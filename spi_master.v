==> flow/design.v <==
`timescale 1ns / 1ps
module spi_master #(
  parameter CPOL         = 1'b0,           
  parameter CPHA         = 1'b0,           
  parameter WIDTH        = 8,              
  parameter LSB          = 1'b0,           
  parameter BAUD_RATE    = 8               
) (
  input                  i_clk,            
  input                  i_rst,            
  input                  i_miso,           
  output reg             o_sck,            
  output reg             o_mosi,           
  output reg             o_ss_n,           
  input                  i_reset,          
  input                  i_ss_n_en,        
  input                  i_tx_data_valid,  
  input      [WIDTH-1:0] i_tx_data,        
  output reg             o_tx_int,         
  output reg [WIDTH-1:0] o_rx_data,        
  output reg             o_rx_int          
);
  reg             [WIDTH-1:0] r_shift_miso;
  reg             [WIDTH-1:0] r_shift_mosi;
  reg     [$clog2(WIDTH)-1:0] r_rx_counter;
  reg [$clog2(BAUD_RATE)-1:0] r_baud_counter;
  reg                         r_tx_valid;
  reg                   [3:0] r_ss_n_state;
  always @(posedge i_clk) begin
    if (i_rst) begin
      r_ss_n_state <= 'h0;
      o_ss_n       <= 1'b1;
    end else if (i_reset) begin
      r_ss_n_state <= 'h0;
      o_ss_n       <= 1'b1;
    end else begin
      o_ss_n          <= ~i_ss_n_en;
      r_ss_n_state[0] <= i_ss_n_en;
      r_ss_n_state[1] <= r_ss_n_state[0];
      r_ss_n_state[2] <= r_ss_n_state[1];
      r_ss_n_state[3] <= r_ss_n_state[2];
    end
  end
  always @(posedge i_clk) begin
    if (i_rst) begin
      o_sck          <= CPOL;
      r_baud_counter <= 0;
    end else if (i_reset) begin
      o_sck          <= CPOL;
      r_baud_counter <= 0;
    end else if (r_ss_n_state != 4'b1111) begin
      o_sck          <= CPOL;
      r_baud_counter <= 0;
    end else begin 
      r_baud_counter <= r_baud_counter + 1;
      if (r_baud_counter == BAUD_RATE / 2)
        o_sck <= ~o_sck;
      else if (r_baud_counter == 0)
        o_sck <= ~o_sck;
    end
  end
  always @(posedge i_clk) begin
    if (i_rst) begin
      o_rx_int     <= 1'b0;
      o_rx_data    <= 'h0;
      r_rx_counter <= 0;
      r_shift_miso <= 0;
    end else if (i_reset) begin
      o_rx_int     <= 1'b0;
      o_rx_data    <= 'h0;
      r_rx_counter <= 0;
      r_shift_miso <= 0;
    end else if (r_ss_n_state != 4'b1111) begin
      o_rx_int     <= 1'b0;
      r_rx_counter <= 0;
      r_shift_miso <= 0;
    end else begin
      if (CPHA) begin
        if (r_baud_counter == BAUD_RATE / 2) begin
          r_shift_miso <= {r_shift_miso[WIDTH-2:0], i_miso};
          if (r_rx_counter == WIDTH-1) begin
            o_rx_data    <= {r_shift_miso[WIDTH-2:0], i_miso};
            r_rx_counter <= 0;
            o_rx_int     <= 1'b1;
          end else begin
            r_rx_counter <= r_rx_counter + 1;
            o_rx_int     <= 1'b0;
          end
        end
      end else begin
        if (r_baud_counter == 0) begin
          r_shift_miso <= {r_shift_miso[WIDTH-2:0], i_miso};
          if (r_rx_counter == WIDTH-1) begin
            o_rx_data    <= {r_shift_miso[WIDTH-2:0], i_miso};
            o_rx_int     <= 1'b1;
            r_rx_counter <= 0;
          end else begin
            r_rx_counter <= r_rx_counter + 1;
            o_rx_int     <= 1'b0;
          end
        end
      end
    end
  end
  always @(posedge i_clk) begin
    if (i_rst)
      r_tx_valid <= 0;
    else if (i_reset)
      r_tx_valid <= 0;
    else
      r_tx_valid <= i_tx_data_valid;
  end
  always @(posedge i_clk) begin
    if (i_rst) begin
      o_tx_int     <= 1'b0;
      o_mosi       <= 1'b0;
      r_shift_mosi <= 0;
    end else if (i_reset) begin
      o_tx_int     <= 1'b0;
      o_mosi       <= 1'b0;
      r_shift_mosi <= 0;
    end else if (o_ss_n) begin
      o_tx_int     <= 1'b0;
      o_mosi       <= 1'b0;
      r_shift_mosi <= 0;
    end else if (r_ss_n_state == 4'b0011) begin
      if (r_tx_valid) begin
        o_tx_int     <= 1'b1;
        r_shift_mosi <= i_tx_data;
        if (LSB) begin
          o_mosi <= i_tx_data[0];
        end else begin
          o_mosi <= i_tx_data[WIDTH-1];
        end
      end
    end else if (r_ss_n_state == 4'b1111) begin
      if (CPHA) begin
        if (r_baud_counter == 0) begin
          if ({o_tx_int, o_rx_int} == 2'b01) begin
            if (r_tx_valid) begin
              o_tx_int     <= 1'b1;
              r_shift_mosi <= i_tx_data;
              if (LSB) begin
                o_mosi <= i_tx_data[0];
              end else begin
                o_mosi <= i_tx_data[WIDTH-1];
              end
            end else begin
              o_tx_int <= 1'b0;
              if (LSB) begin
                o_mosi <= r_shift_mosi[r_rx_counter];
              end else begin
                o_mosi <= r_shift_mosi[(WIDTH-1) - r_rx_counter];
              end
            end
          end else begin
            o_tx_int <= 1'b0;
            if (LSB) begin
              o_mosi <= r_shift_mosi[r_rx_counter];
            end else begin
              o_mosi <= r_shift_mosi[(WIDTH-1) - r_rx_counter];
            end
          end
        end
      end else begin
        if (r_baud_counter == BAUD_RATE / 2) begin
          if ({o_tx_int, o_rx_int} == 2'b01) begin
            if (r_tx_valid) begin
              o_tx_int     <= 1'b1;
              r_shift_mosi <= i_tx_data;
              if (LSB) begin
                o_mosi <= i_tx_data[0];
              end else begin
                o_mosi <= i_tx_data[WIDTH-1];
              end
            end else begin
              o_tx_int <= 1'b0;
              if (LSB) begin
                o_mosi <= r_shift_mosi[r_rx_counter];
              end else begin
                o_mosi <= r_shift_mosi[(WIDTH-1) - r_rx_counter];
              end
            end
          end else begin
            o_tx_int <= 1'b0;
            if (LSB) begin
              o_mosi <= r_shift_mosi[r_rx_counter];
            end else begin
              o_mosi <= r_shift_mosi[(WIDTH-1) - r_rx_counter];
            end
          end
        end
      end
    end
  end
endmodule
* Reports on spi_master
What the tools print for spi_master, step after step. Lines are those of the file above, counted from 1. Operators carry their Yosys type and port widths (W data, S select, Z words). Library cell names are shortened. The mark n/a stands for no value.
Set-up: top module spi_master, clock i_clk, library sky130hd, timing corner tt_025C_1v80

* After elaboration
Source: Yosys, flattened and elaborated, memories not mapped. Widths are those after wreduce. Registers that Yosys merges into a memory's read port (data or address) are not register bits. Print and check cells do not count. Equal cells are merged and count once.
Bit counts: register bits 39, bits of input ports 14, output and inout port bits 13
Cells by class: $add $sub $neg 3, equal/unequal tests 7, shift-type cells 1, mux-type cells 21, bitwise operators 3, reduce/logical cells 11
Operator list (count):
- $mux W8 | 5
- $mux W1 | 15
- $reduce_and A3 Y1 | 3
- $reduce_bool A2 Y1 | 4
- $shiftx A8 B4 Y1 | 1
- $add A3 B1 Y3 const B | 2
- $eq A3 B3 Y1 const B | 2
- $reduce_or A3 Y1 | 2
- $sub A3 B3 Y4 const A | 1
- $eq A4 B2 Y1 const B | 1
- $eq A4 B4 Y1 const B | 1
- $ne A4 B4 Y1 const B | 1
- $not A1 Y1 | 3
- $logic_not A3 Y1 | 1
- $mux W3 | 1
- $eq A2 B1 Y1 const B | 1
- $ne A2 B2 Y1 const B | 1
- $reduce_or A2 Y1 | 1

* Logic depth
Longest topological path by Yosys (ltp), each cell counted once; first at word level (registers and memories cut), then after technology mapping (sequential cells cut; the memories' decode and read muxes count).
Logic depth: depth in word-level cells 7, ABC_AREA 0, mapped depth 6, gate-level depth less buffers 6

* Netlist
The flow's flattened synthesis, as Yosys stat reports it; memories are mapped. The netlist is that of the ABC_AREA named above (0 if unset); the other value can give another one. The area totals of this step are shown rounded.
Cell types (count):
- dfxtp_1 | 39
- mux2i_1 | 18
- nand2_1 | 38
- a21oi_1 | 12
- ha_1 | 4
- nor2_1 | 13
- mux4_1 | 1
- and2_1 | 4
- buf_6 | 2
- nor2_8 | 1
- xnor2_1 | 2
- buf_2 | 3
- nand3b_1 | 2
- and3_1 | 2
- and4bb_2 | 1
- nand2b_1 | 2
- nor2b_1 | 2
- inv_1 | 3
Not listed: further types 14, cells in them 15.
Synthesis totals: mapped cells 164, chip area (Yosys) 1600 um^2, sequential part of the area 780 um^2, flip-flop cells 39, buffers 7

* Worst setup path after synthesis
Source: OpenSTA report_checks on the synthesized netlist (no wires, ideal clock, input and output delay 20% of the period each), path of least setup slack; recovery checks are left aside. Register names are those of the netlist, which keeps one name where synthesis merged equal registers.
Timing post-synthesis: kind register -> register, start point register r_baud_counter[0], end point register o_rx_data[0], period 2230 ps, time at the first pin 0 ps, arrival time 1235 ps, data required time 2115 ps, slack 881 ps, delay of the path 1350 ps, stages on the path 7, buffers on the path 0, synthesis period reached 1349 ps
"delay of the path" = arrival - input delay + setup time. "stages on the path": output pins that drive a net of the path, with the launching flip-flop's if there is one; two outputs of one cell count as two. "synthesis period reached" = period - worst setup slack (recovery checks aside). The figure is calculated, with input and output delays left at 20% of the set period. The rows between start and end are the longest chain of elaborated cells between them; the timing report does not say that the signal goes this way. Where chains are equally long, one stands for them. A line is the first line of the expression or statement that the cell stems from. Yosys adds cells for indexed reads and writes and turns some case tables into memories. A register here has more assigning lines than the two given.
Between the ends, post-synthesis: cells stage by stage dfxtp_1 -> inv_1 -> ha_1 -> nor2b_1 -> nand3_2 -> mux2i_1 -> nor2_1, cells in the longest elaborated chain 2, elaborated cells on any way between the ends 2, those cells by class reduce/logical: 2
Ends and longest elaborated chain, post-synthesis:
- start, declared | RTL line 26 | reg [$clog2(BAUD_RATE)-1:0] r_baud_counter;
- start, assigned | RTL line 47 | r_baud_counter <= 0;
- start, assigned | RTL line 55 | r_baud_counter <= r_baud_counter + 1;
- $logic_not A3 Y1 | RTL line 91 | if (r_baud_counter == 0) begin
- $reduce_and A3 Y1
- end, assigned | RTL line 82 | o_rx_data    <= {r_shift_miso[WIDTH-2:0], i_miso};
- end, assigned | RTL line 94 | o_rx_data    <= {r_shift_miso[WIDTH-2:0], i_miso};
- end, declared | RTL line 20 | output reg [WIDTH-1:0] o_rx_data,

* Worst path after layout
Path of least setup slack in the final report of run 1 (OpenROAD, finished layout, wires in). Where an end is a register, its clock arrival counts in the times. The report prints the path's times to 10 ps; the period is as set.
Timing after layout: kind register -> output, start point register o_ss_n, end point output port o_ss_n, period 2120 ps, external output delay 420 ps, time at the first pin 280 ps, arrival time 1290 ps, data required time 1700 ps, slack 410 ps, stages on the path 2, buffers on the path 1
A register here has more assigning lines than the two given.
Between the ends, after layout: cells stage by stage dfxtp_1 -> clkdlybuf4s50_1, cells in the longest elaborated chain 0, elaborated cells on any way between the ends 0
Ends and longest elaborated chain, after layout:
- start, declared | RTL line 14 | output reg             o_ss_n,
- start, assigned | RTL line 32 | o_ss_n       <= 1'b1;
- start, assigned | RTL line 37 | o_ss_n          <= ~i_ss_n_en;
- end, declared | RTL line 14

Lab notebook: spi_master

Top module spi_master; platform sky130hd; tools Yosys and OpenROAD; 2 stored runs in no particular order. Input and output delays are each 20% of the period that was set; the output load is 0.01 pF.
By "clock period achieved" is meant the clock period of the run minus its worst setup slack. This is arithmetic on one report: input and output delays are still those of the set period (20% each).
"time used up by the worst setup path" is the time allowed to the run's worst setup path (the clock period less input and output delay, where it has them) less its slack. Clock arrival times count: a late capture clock shortens it, a late launch clock lengthens it.
By "power consumption" is meant OpenSTA's value without simulated activity: inputs other than the clock are taken to toggle once in ten clock periods, and the tool carries that through the logic.
"time used up by the worst setup path" is known to 10 ps.
Results are given in rounded form.

* Run 1 | settings: period_ns 2.12; CORE_UTILIZATION 46; SETUP_SLACK_MARGIN 0.32; PLACE_DENSITY 0.64; CORE_ASPECT_RATIO 0.62; GPL_TIMING_DRIVEN 0; GPL_ROUTABILITY_DRIVEN 1; CTS_CLUSTER_SIZE 74; CTS_CLUSTER_DIAMETER 113; MAX_ROUTING_LAYER met4; CAP_MARGIN 20; CORE_MARGIN 2; SLEW_MARGIN 20 | results: chip area in the Yosys report 1600 um^2; total die area 3900 um^2; standard-cell area of the final layout 2000 um^2; utilization of the finished layout 61 %; smallest setup slack 410 ps; sum of negative setup slack 0 ps; worst hold slack in the final report 460 ps; power consumption 1.2 mW; clock period achieved 1713 ps; time used up by the worst setup path 1290 ps; worst setup path type register -> output
* Run 2 | settings: period_ns 1.32; CORE_UTILIZATION 26; SETUP_SLACK_MARGIN -0.01; PLACE_DENSITY_LB_ADDON 0.21; CELL_PAD_IN_SITES_GLOBAL_PLACEMENT 1; CELL_PAD_IN_SITES_DETAIL_PLACEMENT 0; TNS_END_PERCENT 35; ABC_AREA 1; CTS_CLUSTER_DIAMETER 100; SLEW_MARGIN 20; MAX_ROUTING_LAYER met4; CAP_MARGIN 20; CORE_MARGIN 2 | results: chip area in the Yosys report 1600 um^2; total die area 7000 um^2; standard-cell area of the final layout 2300 um^2; utilization of the finished layout 38 %; smallest setup slack 61 ps; sum of negative setup slack 0 ps; worst hold slack in the final report 440 ps; power consumption 2.4 mW; clock period achieved 1259 ps; time used up by the worst setup path 1260 ps; worst setup path type register -> register
