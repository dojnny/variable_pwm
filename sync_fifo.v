==> flow/design.v <==
`timescale 1ns/1ps
module sync_fifo #(
  parameter WIDTH = 8,  
  parameter DEPTH = 8   
) (
  input                  i_clk,        
  input                  i_rst,        
  input      [WIDTH-1:0] i_fifo,       
  input                  i_we,         
  input                  i_re,         
  output reg [WIDTH-1:0] o_fifo,       
  output                 o_fifo_full,  
  output                 o_fifo_empty  
);
  reg [WIDTH-1:0] r_fifo [DEPTH-1:0];
  reg [$clog2(DEPTH)-1:0] r_write_pointer;
  reg [$clog2(DEPTH)-1:0] r_read_pointer;
  reg   [$clog2(DEPTH):0] r_count;
  always @(posedge i_clk) begin
    if (i_rst) begin
      r_count <= 'h0;
    end else begin
      case ({i_we, i_re})
        2'b00:   r_count <= r_count;
        2'b01:   r_count <= r_count - 1;
        2'b10:   r_count <= r_count + 1;
        2'b11:   r_count <= r_count;
        default: r_count <= r_count;
      endcase
    end
  end
  always @(posedge i_clk) begin
    if (i_rst) begin
      r_write_pointer <= 'h0;
    end else begin
      if (i_we) begin
        r_fifo[r_write_pointer] <= i_fifo;
        r_write_pointer         <= r_write_pointer + 1;
      end
    end
  end
  always @(posedge i_clk) begin
    if (i_rst) begin
      r_read_pointer <= 'h0;
    end else begin
      if (i_re) begin
        o_fifo         <= r_fifo[r_read_pointer];
        r_read_pointer <= r_read_pointer + 1;
      end
    end
  end
  assign o_fifo_full  = (r_count == DEPTH) ? 1'b1 : 1'b0;
  assign o_fifo_empty = (r_count == 0) ? 1'b1 : 1'b0;
endmodule
# Step by step through the tools: sync_fifo
# The steps from the RTL of sync_fifo to its reports follow in flow order.
# Lines are those of the file above, counted from 1.
# Operators: Yosys type, input widths -> output width; for muxes data width and select width s.
# The mark -- stands for no value.
dict set report inputs {
  design {sync_fifo}
  clk_port {i_clk}
  lib {sky130hd}
  corner {tt_025C_1v80}
}

# Word level
# Counts by Yosys on the flattened word-level netlist (proc, flatten, opt, wreduce; memories kept). Register bits leave out memories and registers merged into their read ports (data or address). Print and check cells are left out. Cells with the same type and inputs are merged into one.
# Memory sizes are those after Yosys's memory passes, which may raise the word count (mostly to a power of two), join words into wider ones and drop unused or constant bits.
dict set report word_totals {
  mem_count 1
  clocked_rd_ports_x_width 8
  mem_bits_rw 64
  word_cells 26
  input_bits 12
  regBits 10
  out_inout_bits 10
}
# name size width read_ports wr line_no
set mem_list {}
lappend mem_list {r_fifo 8 8 1 1 15} ;# reg [WIDTH-1:0] r_fifo [DEPTH-1:0];
dict set report op_classes {
  add_sub_neg 4
  n_logic 1
  reduce_and_logical 4
  mux 9
  n_eq 4
}
# operator n
set op_table {}
lappend op_table {{$mux 8} 2}
lappend op_table {{$pmux 4 s2} 1}
lappend op_table {{$add 3x1->3 const B} 2}
lappend op_table {{$mux 3} 2}
lappend op_table {{$eq 2x2->1 const B} 2}
lappend op_table {{$add 4x1->4 const B} 1}
lappend op_table {{$sub 4x1->4 const B} 1}
lappend op_table {{$eq 4x4->1 const B} 1}
lappend op_table {{$logic_not 4->1} 1}
lappend op_table {{$mux 1} 4}
lappend op_table {{$eq 2x1->1 const B} 1}
lappend op_table {{$logic_not 2->1} 1}
lappend op_table {{$reduce_and 2->1} 1}
lappend op_table {{$reduce_or 2->1} 1}
lappend op_table {{$not 1->1} 1}

# Logic depth
# Depth = most cells in a row (Yosys ltp): at word level without a register or memory, in the mapped netlist without a sequential cell, where the memories' decode and read muxes count.
dict set report depth {
  depth_word 2
  abc_area 1
  depth_mapped 11
  mapped_depth_nobuf 11
}

# Synthesis result
# Yosys stat after the flow's synthesis: flattened, memories mapped to cells. It holds for the ABC_AREA given above (unset counts as 0); a run with the other value may have another netlist.
dict set report mapped {
  ff_cells 82
  mapped_area_um2 3424.5
  n_buf 12
  stdcells 308
}
# cell n type_area_um2
set by_type {}
lappend by_type {sky130_fd_sc_hd__edfxtp_1 72 2.16E+03}
lappend by_type {sky130_fd_sc_hd__nor2_1 82 307.795}
lappend by_type {sky130_fd_sc_hd__nand2_1 61 228.97}
lappend by_type {sky130_fd_sc_hd__dfxtp_1 10 200.192}
lappend by_type {sky130_fd_sc_hd__o21ai_1 29 145.139}
lappend by_type {sky130_fd_sc_hd__buf_6 9 101.347}
lappend by_type {sky130_fd_sc_hd__ha_1 5 62.56}
lappend by_type {sky130_fd_sc_hd__inv_1 11 41.29}
lappend by_type {sky130_fd_sc_hd__a21oi_1 5 25.024}
lappend by_type {sky130_fd_sc_hd__o21ai_0 5 25.024}
lappend by_type {sky130_fd_sc_hd__fa_1 1 20.019}
lappend by_type {sky130_fd_sc_hd__nor3_1 4 20.019}
lappend by_type {sky130_fd_sc_hd__xor2_1 2 17.517}
lappend by_type {sky130_fd_sc_hd__a211oi_1 2 15.014}
lappend by_type {sky130_fd_sc_hd__or2_2 2 12.512}
lappend by_type {sky130_fd_sc_hd__nand3_1 2 10.01}
lappend by_type {sky130_fd_sc_hd__buf_4 1 7.507}
lappend by_type {sky130_fd_sc_hd__inv_4 1 6.256}
# Not listed: further types 4, cells in them 4.

# Timing after synthesis
# Path of least setup slack by OpenSTA after synthesis, without wires, with an ideal clock, recovery checks aside; 20% of the period is set as input and as output delay. Where synthesis merged equal registers, the netlist keeps one of their names.
dict set report synth_timing {
  path_type {input to register}
  start {in i_re}
  end {reg r_count[3]}
  driving_pins 9
  tclk_ns 2.49
  path_delay_ns 1.244
  t_arrival_ns 1.633
  required_time_ns 2.381
  path_buffers 0
  setup_slack_ns 0.748
  setup_time_ns 0.109
  period_less_setup_slack_ns 1.742
}
# "path_delay_ns" is the arrival time less input delay plus setup time.
# "driving_pins": output pins that drive a net of the path, with the launching flip-flop's if there is one; two outputs of one cell count as two.
# "period_less_setup_slack_ns" is the clock period less the worst setup slack; recovery checks do not enter. This is arithmetic on one report: input and output delays are still those of the set period (20% each).
# Between the ends stands the longest chain of elaborated cells between them, by number of cells; it is not shown to be the way that was timed. Of several equally long chains one is given.
# Each line given opens the expression or statement behind the cell; cells for indexed reads and writes are added by Yosys, which also makes memories of some case tables.
# A register here has more assigning lines than the two given.
dict set report synth_via {
  path_cell_list {sky130_fd_sc_hd__inv_1 > sky130_fd_sc_hd__ha_1 > sky130_fd_sc_hd__inv_1 > sky130_fd_sc_hd__ha_1 > sky130_fd_sc_hd__or2_2 > sky130_fd_sc_hd__nand3_1 > sky130_fd_sc_hd__nand3_1 > sky130_fd_sc_hd__nand2_1 > sky130_fd_sc_hd__inv_1}
  elab_chain_cells 2
  cells_between 6
  cone_lines 1
  cone_classes {eq/ne: 3; mux: 1; reduce/logical: 2}
}
# item line_no
set synth_lines {}
lappend synth_lines {{from (decl)} 10} ;# input                  i_re,
lappend synth_lines {{$eq 2x2->1} 23} ;# case ({i_we, i_re})
lappend synth_lines {{$pmux 4 s2} 23}
lappend synth_lines {{to (assign)} 24} ;# 2'b00:   r_count <= r_count;
lappend synth_lines {{to (assign)} 25} ;# 2'b01:   r_count <= r_count - 1;
lappend synth_lines {{to (decl)} 18} ;# reg   [$clog2(DEPTH):0] r_count;

# Path in the finished layout
# Path of least setup slack in the final report of entry A (OpenROAD, finished layout, wires in). Where an end is a register, its clock arrival counts in the times.
dict set report layout_timing {
  path_type {register to output}
  start {reg r_count[0]}
  end {out o_fifo_full}
  required_time_ns 2.30
  setup_slack_ns 0.58
  driving_pins 4
  out_delay_ns 0.58
  tclk_ns 2.88
  t_arrival_ns 1.72
  path_buffers 1
}
# Between the ends stands the longest chain of elaborated cells between them, by number of cells; it is not shown to be the way that was timed. Of several equally long chains one is given.
# A register here has more assigning lines than the two given.
dict set report layout_via {
  path_cell_list {sky130_fd_sc_hd__dfxtp_1 > sky130_fd_sc_hd__or2_2 > sky130_fd_sc_hd__nor3_1 > sky130_fd_sc_hd__clkdlybuf4s50_1}
  elab_chain_cells 2
  cells_between 2
  cone_lines 1
  cone_classes {eq/ne: 1; mux: 1}
}
# item line_no
set layout_lines {}
lappend layout_lines {{from (decl)} 18} ;# reg   [$clog2(DEPTH):0] r_count;
lappend layout_lines {{from (assign)} 24} ;# 2'b00:   r_count <= r_count;
lappend layout_lines {{from (assign)} 25} ;# 2'b01:   r_count <= r_count - 1;
lappend layout_lines {{$eq 4x4->1} 52} ;# assign o_fifo_full  = (r_count == DEPTH) ? 1'b1 : 1'b0;
lappend layout_lines {{$mux 1} 52}
lappend layout_lines {{to (decl)} 12} ;# output                 o_fifo_full,

# Record of 2 stored runs of the RTL-to-layout flow on sync_fifo, platform sky130hd. The runs are unordered. Constraints: input delay and output delay 20% of the set period each, output load 0.01 pF.
# "period_less_ws_ns" = clock period - worst setup slack. The figure is calculated, with input and output delays left at 20% of the set period.
# "worst_path_time_ns": the worst setup path's part of the clock period (all of it between registers, 20% less for each end at a port) less its slack. A launch clock that arrives late makes it longer, a capture clock that arrives late makes it shorter.
# "power.total_uw" is the tool's figure for a default switching activity; nothing was simulated.
run="entry A" settings period_ns=2.88 CORE_UTILIZATION=59 PLACE_DENSITY=0.7 CORE_ASPECT_RATIO=1.22 CORE_MARGIN=4 ABC_AREA=1 GPL_ROUTABILITY_DRIVEN=1 CTS_CLUSTER_SIZE=53 CAP_MARGIN=20 SLEW_MARGIN=20
run="entry A" results post_synth_area_um2=3424.5 design.die.area_um2=7093.2 final_stdcell_area_um2=3888.7 utilization_pct=69.5 worst_setup_slack_ns=0.580 tns_ns=0.000 hold_worst_slack_ns=0.528 power.total_uw=2405 period_less_ws_ns=2.300 worst_path_time_ns=1.72 critical_path_kind="register to output"
run="entry B" settings period_ns=2.23 SETUP_SLACK_MARGIN=0.47 CAP_MARGIN=20 CORE_MARGIN=2 CORE_UTILIZATION=40 SLEW_MARGIN=20
run="entry B" results post_synth_area_um2=3286.9 design.die.area_um2=8958.6 final_stdcell_area_um2=3933.8 utilization_pct=48.6 worst_setup_slack_ns=0.516 tns_ns=0.000 hold_worst_slack_ns=0.534 power.total_uw=3018 period_less_ws_ns=1.714 worst_path_time_ns=1.71 critical_path_kind="register to register"
